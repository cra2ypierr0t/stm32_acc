==> flow/design.v <==
interface bus_if;
    logic   ready;
    logic   valid;
    logic   [15:0] data;
    modport mst_port(input ready, output valid, data);
    modport slv_port(input valid, data, output ready);
endinterface
interface spi_if;
    logic   sclk;
    logic   miso;
    logic   mosi;
    modport mst_port(input miso, output sclk, mosi);
    modport slv_port(input sclk, mosi, output miso);
endinterface
module PE #(
    parameter WORD_SIZE = 16
)(
    input   logic clk,
    input   logic read,
    input   logic reset,
    input   logic [WORD_SIZE-1:0] l_d_i,
    input   logic [WORD_SIZE-1:0] r_d_i,
    input   logic [WORD_SIZE-1:0] t_d_i,
    output  logic [WORD_SIZE-1:0] l_d_o,
    output  logic [WORD_SIZE-1:0] r_d_o
);
    logic [WORD_SIZE-1:0] buffer_w;
    logic [WORD_SIZE-1:0] buffer;
    logic [WORD_SIZE-1:0] r_d_o_r;
    always_comb begin
        if(reset) begin
            buffer_w = '0;
        end else if(read) begin
            buffer_w = r_d_i;
        end else begin
            buffer_w = buffer + l_d_i * t_d_i;
        end
        r_d_o = r_d_o_r;
        if(read) begin
            l_d_o = buffer;
        end else begin
            l_d_o = '0;
        end
    end
    always_ff @(posedge clk) begin
        buffer  <= buffer_w;
        r_d_o_r <= l_d_i;
    end
endmodule
### From RTL to reports: PE

Tool output for the design above, in the order of the flow.
Lines are those of the file above, counted from 1.
Cell names lack the library's common part.
A cell with -- has no value.

| set-up | value |
|---|---|
| top module | PE |
| clock | clk |
| standard-cell library | sky130hd |
| library corner | tt_025C_1v80 |

### Word-level counts

Counts by Yosys on the flattened word-level netlist (proc, flatten, opt, wreduce; memories kept). Register bits leave out memories and registers merged into their read ports (data or address); mux counts leave out enables and synchronous resets folded into registers. Print and check cells are left out. Cells with the same type and inputs are merged into one.

| cells by class | value |
|---|---|
| $add $sub $neg | 1 |
| $mul | 1 |
| multiplexer cells | 2 |

Operator list:

| kind | count |
|---|---|
| 16-bit by 16-bit multiplier with 16-bit output | 1 |
| 16-bit two-way mux | 2 |
| 16-bit adder | 1 |

| word-level totals | value |
|---|---|
| register bits after elaboration | 32 |
| input port bits | 51 |
| output and inout port bits | 32 |

### Longest topological paths

Longest topological path by Yosys (ltp), each cell counted once; first at word level (registers and memories cut), then after technology mapping (sequential cells cut; the memories' decode and read muxes count).

| depth | value |
|---|---|
| depth after elaboration | 3 |
| ABC_AREA | 0 |
| depth in mapped cells | 21 |
| depth with buffers taken out | 20 |

### Netlist

The flow's flattened synthesis, as Yosys stat reports it; memories are mapped. The netlist is that of the ABC_AREA named above (0 if unset); the other value can give another one.

| synthesis totals | value |
|---|---|
| cell count | 625 |
| synthesis area | 5358.9 sq um |
| flip-flops | 32 |
| buffers | 21 |

Cells by type:

| cell | count | area in all (sq um) |
|---|---|---|
| fa_1 | 94 | 1.88E+03 |
| ha_1 | 52 | 650.624 |
| dfxtp_1 | 32 | 640.614 |
| inv_1 | 159 | 596.822 |
| and2_1 | 58 | 362.848 |
| nand2_1 | 94 | 352.838 |
| xnor2_1 | 32 | 280.269 |
| nor2_1 | 28 | 105.101 |
| clkbuf_1 | 17 | 63.811 |
| mux2i_1 | 6 | 60.058 |
| a21oi_1 | 11 | 55.053 |
| xor2_1 | 6 | 52.55 |
| o21a_1 | 5 | 37.536 |
| nor2b_1 | 4 | 25.024 |
| xnor3_1 | 1 | 22.522 |
| o21ai_0 | 4 | 20.019 |
| o21bai_1 | 2 | 15.014 |
| o31ai_1 | 2 | 15.014 |

Other cell types: 15; their cells: 18.

### Worst setup path after synthesis

OpenSTA on the mapped netlist: ideal clock, no wires. The path of least setup slack (recovery checks aside). Input and output delay are each 20% of the period. Register names are those of the netlist, which keeps one name where synthesis merged equal registers.

| timing post-synthesis | value |
|---|---|
| path kind | input-to-reg |
| start point | in t_d_i[1] |
| end point | reg buffer[14] |
| clock period | 6.89 ns |
| library setup time | 0.127 ns |
| time at the first pin | 1.378 ns |
| arrival | 6.184 ns |
| data required time | 6.763 ns |
| setup slack | 0.579 ns |
| delay of the path | 4.933 ns |
| driving pins on the path | 20 |
| buffers on the path | 1 |
| period reached after synthesis | 6.311 ns |

"delay of the path" is the arrival time less input delay plus setup time.
"driving pins on the path" counts driving pins, that of a launching flip-flop among them; a cell with two outputs on the path counts twice.
"period reached after synthesis" = period - worst setup slack (recovery checks aside). The figure is calculated, with input and output delays left at 20% of the set period.
Between the ends stands the longest chain of elaborated cells between them, by number of cells; it is not shown to be the way that was timed. Of several equally long chains one is given.
Each line given opens the expression or statement behind the cell; cells for indexed reads and writes are added by Yosys, which also makes memories of some case tables.

| between the ends, post-synthesis | value |
|---|---|
| cells stage by stage | clkbuf_1 and2_1 fa_1 inv_1 fa_1 fa_1 fa_1 inv_1 fa_1 inv_1 fa_1 inv_1 ha_1 a21oi_1 nor2b_1 nor2_1 o31ai_1 a21oi_1 nor4_1 or3_1 |
| cells in the longest elaborated chain | 3 |

Ends and longest elaborated chain, post-synthesis:

| what | line | source |
|---|---|---|
| start: declaration | 23 | `input   logic [WORD_SIZE-1:0] t_d_i,` |
| 16-bit by 16-bit multiplier with 16-bit output | 36 | `buffer_w = buffer + l_d_i * t_d_i;` |
| 16-bit adder | 36 |  |
| 16-bit two-way mux | 33 | `end else if(read) begin` |
| end: assignment | 46 | `buffer  <= buffer_w;` |
| end: declaration | 28 | `logic [WORD_SIZE-1:0] buffer;` |

### Path in the finished layout

Path of least setup slack in the final report of record 2 (OpenROAD, finished layout, wires in). Where an end is a register, its clock arrival counts in the times.

| timing after layout | value |
|---|---|
| path kind | input-to-reg |
| start point | in t_d_i[6] |
| end point | reg buffer[14] |
| clock period | 6.87 ns |
| library setup time | 0.12 ns |
| time at the first pin | 1.37 ns |
| arrival | 6.76 ns |
| data required time | 7.03 ns |
| setup slack | 0.28 ns |
| driving pins on the path | 20 |
| buffers on the path | 1 |

Between the ends stands the longest chain of elaborated cells between them, by number of cells; it is not shown to be the way that was timed. Of several equally long chains one is given.

| between the ends, after layout | value |
|---|---|
| cells stage by stage | clkdlybuf4s50_1 and2_1 fa_1 inv_1 fa_1 fa_1 fa_1 inv_1 fa_1 inv_1 fa_1 inv_1 ha_1 a21oi_1 nor2b_1 nor2_2 o31ai_1 a21oi_1 nor4_1 or3_1 |
| cells in the longest elaborated chain | 3 |

Ends and longest elaborated chain, after layout:

| what | line | source |
|---|---|---|
| start: declaration | 23 | `input   logic [WORD_SIZE-1:0] t_d_i,` |
| 16-bit by 16-bit multiplier with 16-bit output | 36 | `buffer_w = buffer + l_d_i * t_d_i;` |
| 16-bit adder | 36 |  |
| 16-bit two-way mux | 33 | `end else if(read) begin` |
| end: assignment | 46 | `buffer  <= buffer_w;` |
| end: declaration | 28 | `logic [WORD_SIZE-1:0] buffer;` |

Module PE, platform sky130hd: 2 stored runs of the flow (Yosys, OpenROAD) with differing settings, in no particular order. Input and output delays are each 20% of the period that was set; the output load is 0.01 pF.
"period reached" = clock period - worst setup slack. The figure is calculated, with input and output delays left at 20% of the set period.
"worst path time" means the part of the period allowed to the worst setup path (the constraints hold back 20% at inputs and 20% at outputs) less its slack; where the path has registers, the arrival times of their clocks count too.
"total power of the final layout" is the tool's figure for a default switching activity; nothing was simulated.
A setting shown as -- is not set for that run.
Results: -- = not shown.

| stored run | period_ns | CORE_UTILIZATION | SETUP_SLACK_MARGIN | PLACE_DENSITY | CELL_PAD_IN_SITES_GLOBAL_PLACEMENT | CELL_PAD_IN_SITES_DETAIL_PLACEMENT | ABC_AREA | SLEW_MARGIN | MIN_ROUTING_LAYER | CAP_MARGIN | CORE_MARGIN | period reached (ns) | mapped cell area after synthesis (sq um) | total power of the final layout (µW) | worst hold slack after layout (ns) | final utilization (%) | total negative setup slack (ns) | standard-cell area after layout (sq um) | worst path time (ns) | critical path type | die footprint (sq um) | worst setup slack after layout (ns) |
|---|---|---|---|---|---|---|---|---|---|---|---|---|---|---|---|---|---|---|---|---|---|---|
| record 1 | 12.1 | 62 | 2.1 | 0.77 | 3 | 1 | 0 | 40 | met1 | 20 | 2 | -- | -- | -- | -- | -- | -- | -- | -- | -- | -- | -- |
| record 2 | 6.87 | 18 | -- | -- | -- | -- | -- | 20 | -- | 20 | 2 | 6.593 | 5358.9 | 3273 | 0.656 | 24.0 | 0.000 | 7088.1 | 5.22 | input-to-reg | 31168.1 | 0.277 |

Record 1: no results, placement failed with GPL-0301
